==> flow/design.v <==
`timescale 1ns / 1ps
module Aliens(
    input Clk,
    input Reset,
	 input [49:0] Aliens_Grid,
	 input Aliens_Defeated,
    output [8:0] AliensRow,
	 output [9:0] AliensCol,
    output Reached_Bottom
    );
	 reg [8:0] AliensRow_t;
	 reg [9:0] AliensCol_t;
	 reg MovingRight;
	 reg Reached_Bottom_t;
	 reg [3:0] HorizontalMovement;
	 assign AliensRow = AliensRow_t;
	 assign AliensCol = AliensCol_t;
	 assign Reached_Bottom = Reached_Bottom_t;
	 parameter VerticalMovement = 10;
	 parameter AlienHeight = 20;
	 parameter AlienHeightSpacing = 10;	 
	 parameter Player_Row = 420;
	 always @(posedge Clk, posedge Reset)
	 begin
		if (Reset)
		begin
			AliensRow_t <= 0;
			AliensCol_t <= 10;
			MovingRight <= 1;
			Reached_Bottom_t <= 0;
			HorizontalMovement <= 2;
		end
		else if (~Reached_Bottom)
		begin
			if (MovingRight)
			begin
				AliensCol_t <= AliensCol_t + HorizontalMovement;
				if (AliensCol_t + 390 > 625)
				begin
					MovingRight <= ~MovingRight;
					AliensRow_t <= AliensRow_t + VerticalMovement;
					AliensCol_t <= AliensCol_t;
				end
			end
			else
			begin
				AliensCol_t <= AliensCol_t - HorizontalMovement;
				if (AliensCol_t < 10)
				begin
					MovingRight <= ~MovingRight;
					AliensRow_t <= AliensRow_t + VerticalMovement;
					AliensCol_t <= AliensCol_t;
				end
			end
			if ((AliensRow_t + AlienHeight * 5 + AlienHeightSpacing * 4 > Player_Row) && Aliens_Grid[49:40])
				Reached_Bottom_t <= 1;
			else if ((AliensRow_t + AlienHeight * 4 + AlienHeightSpacing * 3 > Player_Row) && Aliens_Grid[39:30])
				Reached_Bottom_t <= 1;
			else if ((AliensRow_t + AlienHeight * 3 + AlienHeightSpacing * 2 > Player_Row) && Aliens_Grid[29:20])
				Reached_Bottom_t <= 1;	
			else if ((AliensRow_t + AlienHeight * 2 + AlienHeightSpacing * 1 > Player_Row) && Aliens_Grid[19:10])
				Reached_Bottom_t <= 1;
			else if ((AliensRow_t + AlienHeight > Player_Row) && Aliens_Grid[9:0])
				Reached_Bottom_t <= 1;
			if (Aliens_Defeated)
			begin
				HorizontalMovement <= HorizontalMovement + 2;
				AliensRow_t <= 0;
				AliensCol_t <= 10;
				MovingRight <= 1;
			end
		end
	 end
endmodule
== Reports on Aliens ==
Tool output for the design above, in the order of the flow.
Line numbers count from 1 in the design file above.
Library cell names are shortened.
The mark -- stands for no value.

* Top module: Aliens
* Clock input: Clk
* Library: sky130hd
* Timing corner: tt_025C_1v80

== After elaboration ==
Source: Yosys, flattened and elaborated, memories not mapped. Widths are those after wreduce. Registers that Yosys merges into a memory's read port (data or address) are not register bits. Print and check cells do not count. Equal cells are merged and count once.

* Reductions and logical operators: 9
* Bitwise gates (word level): 2
* Equality and inequality tests: 3
* $lt $le $gt $ge: 7
* $add $sub $neg: 14
* Mux-type cells: 18

{| class="wikitable"
|+ Operator list
! operator !! count
|-
| logical AND 1 x 10 -> 1 bit || 5
|-
| greater-than comparator 11 x 9 -> 1 bit (second input constant) || 4
|-
| two-way mux 10 bit || 4
|-
| two-way mux 9 bit || 4
|-
| adder 10 x 5 -> 11 bit (second input constant) || 2
|-
| adder 9 x 6 -> 10 bit (second input constant) || 2
|-
| adder 9 x 7 -> 10 bit (second input constant) || 2
|-
| adder 10 x 4 -> 11 bit (second input constant) || 1
|-
| adder 10 x 6 -> 11 bit (second input constant) || 1
|-
| adder 10 x 9 -> 11 bit (second input constant) || 1
|-
| greater-than comparator 11 x 10 -> 1 bit (second input constant) || 1
|-
| adder 10 x 4 -> 10 bit || 1
|-
| subtractor 10 x 4 -> 10 bit || 1
|-
| < comparator 10 x 4 -> 1 bit (second input constant) || 1
|-
| greater-than comparator 10 x 9 -> 1 bit (second input constant) || 1
|-
| adder 9 x 5 -> 10 bit (second input constant) || 1
|-
| two-way mux 1 bit || 10
|-
| adder 9 x 4 -> 9 bit (second input constant) || 1
|-
| != test 3 bit (second input constant) || 2
|-
| AND reduction 3 bit || 2
|-
| adder 4 x 2 -> 4 bit (second input constant) || 1
|-
| != test 3 x 2 -> 1 bit (second input constant) || 1
|-
| nonzero test 3 bit || 1
|-
| inverter 1 bit || 2
|-
| AND reduction 2 bit || 1
|}

* Register bits after elaboration: 25
* Output and inout bits: 20

== Logic depth ==
Longest topological path by Yosys (ltp), each cell counted once; first at word level (registers and memories cut), then after technology mapping (sequential cells cut; the memories' decode and read muxes count).

* Depth in word-level cells: 9
* ABC_AREA: 0
* Depth in mapped cells: 11
* Gate-level depth less buffers: 11

== Synthesis result ==
The flow's flattened synthesis, as Yosys stat reports it; memories are mapped. The netlist is that of the ABC_AREA named above (0 if unset); the other value can give another one.
The area totals of this step are shown rounded.

* Mapped flip-flops: 22
* Cell area after synthesis: 2690 um^2
* Area of sequential cells: 555.5 um^2
* Buffer cells: 14
* Mapped cells: 320

{| class="wikitable"
|+ Cells by type
! cell !! count !! area in all (um^2)
|-
| dfrtp_1 || 18 || 450.432
|-
| ha_1 || 26 || 325.312
|-
| xnor2_1 || 13 || 113.859
|-
| dfstp_2 || 4 || 105.101
|-
| nand2_1 || 26 || 97.594
|-
| a21oi_1 || 18 || 90.086
|-
| o21ai_0 || 16 || 80.077
|-
| mux2_4 || 5 || 75.072
|-
| nor2_1 || 20 || 75.072
|-
| mux2i_1 || 7 || 70.067
|-
| nor4_1 || 11 || 68.816
|-
| inv_1 || 17 || 63.811
|-
| o211ai_1 || 6 || 45.043
|-
| or4_1 || 6 || 45.043
|-
| nor2b_1 || 7 || 43.792
|-
| nor3_1 || 7 || 35.034
|-
| o311ai_0 || 4 || 35.034
|-
| xor2_1 || 4 || 35.034
|}

Not listed: further types 56, cells in them 105.

== Worst setup path after synthesis ==
OpenSTA on the mapped netlist: ideal clock, no wires. The path of least setup slack (recovery checks aside). Input and output delay are each 20% of the period. Register names are those of the netlist, which keeps one name where synthesis merged equal registers.

* Kind: reg-to-reg
* Start: reg HorizontalMovement[1]
* End: reg AliensCol_t[9]
* Clock period: 3.31 ns
* Launch time at the first pin: 0.000 ns
* Setup slack: 0.464 ns
* Setup time: 0.087 ns
* Arrival time: 2.759 ns
* Delay of the path: 2.846 ns
* Stages: 12
* Period reached after synthesis: 2.846 ns

"delay of the path" is the arrival time less input delay plus setup time.
"stages": output pins that drive a net of the path, with the launching flip-flop's if there is one; two outputs of one cell count as two.
"period reached after synthesis" is the clock period less the worst setup slack; recovery checks do not enter. This is arithmetic on one report: input and output delays are still those of the set period (20% each).
The rows between start and end are the longest chain of elaborated cells between them; the timing report does not say that the signal goes this way. Where chains are equally long, one stands for them.
A line is the first line of the expression or statement that the cell stems from. Yosys adds cells for indexed reads and writes and turns some case tables into memories.
A register here has more assigning lines than the two given.

* Cell sequence: dfstp_2 -> inv_1 -> ha_1 -> ha_1 -> mux2_2 -> ha_1 -> nor2b_1 -> o2111ai_1 -> and3_1 -> nor4_1 -> or4_1 -> o211ai_1
* Length of the longest elaborated chain: 4

{| class="wikitable"
|+ RTL lines, path post-synthesis
! element !! RTL line !! RTL
|-
| start, declared || 15 || <nowiki>reg [3:0] HorizontalMovement;</nowiki>
|-
| start, assigned || 31 || <nowiki>HorizontalMovement <= 2;</nowiki>
|-
| start, assigned || 67 || <nowiki>HorizontalMovement <= HorizontalMovement + 2;</nowiki>
|-
| subtractor 10 x 4 -> 10 bit || 47 || <nowiki>AliensCol_t <= AliensCol_t - HorizontalMovement;</nowiki>
|-
| two-way mux 10 bit || 48 || <nowiki>if (AliensCol_t < 10)</nowiki>
|-
| two-way mux 10 bit || 35 || <nowiki>if (MovingRight)</nowiki>
|-
| two-way mux 10 bit || 65 || <nowiki>if (Aliens_Defeated)</nowiki>
|-
| end, assigned || 47 ||
|-
| end, assigned || 52 || <nowiki>AliensCol_t <= AliensCol_t;</nowiki>
|-
| end, declared || 12 || <nowiki>reg [9:0] AliensCol_t;</nowiki>
|}

== Path in the finished layout ==
Path of least setup slack in the final report of flow run 1 (OpenROAD, finished layout, wires in). Where an end is a register, its clock arrival counts in the times.

* Kind: reg-to-reg
* Start: reg HorizontalMovement[1]
* End: reg AliensCol_t[9]
* Setup time: 0.08 ns
* Stages: 12
* Arrival time: 2.95 ns
* Clock period: 1.91 ns
* Launch time at the first pin: 0.26 ns
* Setup slack: -0.87 ns

The rows between start and end are the longest chain of elaborated cells between them; the timing report does not say that the signal goes this way. Where chains are equally long, one stands for them.
A register here has more assigning lines than the two given.

* Cell sequence: dfstp_2 -> inv_2 -> ha_4 -> ha_4 -> mux2_4 -> ha_4 -> nor2b_4 -> o2111ai_2 -> and3_1 -> nor4_1 -> or4_1 -> o211ai_1
* Length of the longest elaborated chain: 4

{| class="wikitable"
|+ RTL lines, path after layout
! element !! RTL line !! RTL
|-
| start, declared || 15 || <nowiki>reg [3:0] HorizontalMovement;</nowiki>
|-
| start, assigned || 31 || <nowiki>HorizontalMovement <= 2;</nowiki>
|-
| start, assigned || 67 || <nowiki>HorizontalMovement <= HorizontalMovement + 2;</nowiki>
|-
| subtractor 10 x 4 -> 10 bit || 47 || <nowiki>AliensCol_t <= AliensCol_t - HorizontalMovement;</nowiki>
|-
| two-way mux 10 bit || 48 || <nowiki>if (AliensCol_t < 10)</nowiki>
|-
| two-way mux 10 bit || 35 || <nowiki>if (MovingRight)</nowiki>
|-
| two-way mux 10 bit || 65 || <nowiki>if (Aliens_Defeated)</nowiki>
|-
| end, assigned || 47 ||
|-
| end, assigned || 52 || <nowiki>AliensCol_t <= AliensCol_t;</nowiki>
|-
| end, declared || 12 || <nowiki>reg [9:0] AliensCol_t;</nowiki>
|}

Add stored flow runs of Aliens

Settings and measured results of 2 stored flow runs for module Aliens (sky130hd), not sorted in any way. The constraints put input and output delay at 20% of the set period each and load the outputs with 0.01 pF.
"achieved period" = clock period - worst setup slack. The figure is calculated, with input and output delays left at 20% of the set period.
By "worst setup path time" is meant the share of the clock period that the worst setup path is allowed (20% is reserved at inputs, 20% at outputs), minus its slack. Clock arrival times at its registers enter into it.
"power consumption": no workload was simulated; the value follows from the tool's default switching activity.
Values from the reports are rounded here.

=== Flow run 1 ===
{| class="wikitable"
! Setting !! Value
|-
| period_ns || 1.91
|-
| CAP_MARGIN || 20
|-
| CORE_MARGIN || 2
|-
| CORE_UTILIZATION || 40
|-
| SLEW_MARGIN || 20
|-
! Result !! Value
|-
| Post-synthesis cell area || 2690 um^2
|-
| Worst setup slack after layout || -0.867 ns
|-
| Sum of negative setup slack || -10.05 ns
|-
| Power consumption || 1.129 mW
|-
| Std-cell area (final layout) || 4745 um^2
|-
| Achieved period || 2.777 ns
|-
| Utilization in the final report || 73.9%
|-
| Die footprint || 7397 um^2
|-
| Worst setup path time || 2.78 ns
|-
| Critical path type || reg-to-reg
|}

=== Flow run 2 ===
{| class="wikitable"
! Setting !! Value
|-
| period_ns || 2.05
|-
| CORE_UTILIZATION || 38
|-
| PLACE_DENSITY_LB_ADDON || 0.02
|-
| CORE_MARGIN || 7
|-
| CELL_PAD_IN_SITES_GLOBAL_PLACEMENT || 0
|-
| ABC_AREA || 1
|-
| CTS_CLUSTER_SIZE || 97
|-
| MAX_ROUTING_LAYER || met4
|-
| CAP_MARGIN || 20
|-
| SLEW_MARGIN || 20
|-
! Result !! Value
|-
| Post-synthesis cell area || 2671 um^2
|-
| Worst setup slack after layout || -0.134 ns
|-
| Sum of negative setup slack || -0.647 ns
|-
| Power consumption || 1.181 mW
|-
| Std-cell area (final layout) || 4078 um^2
|-
| Achieved period || 2.184 ns
|-
| Utilization in the final report || 60.0%
|-
| Die footprint || 9574 um^2
|-
| Worst setup path time || 2.18 ns
|-
| Critical path type || reg-to-reg
|}
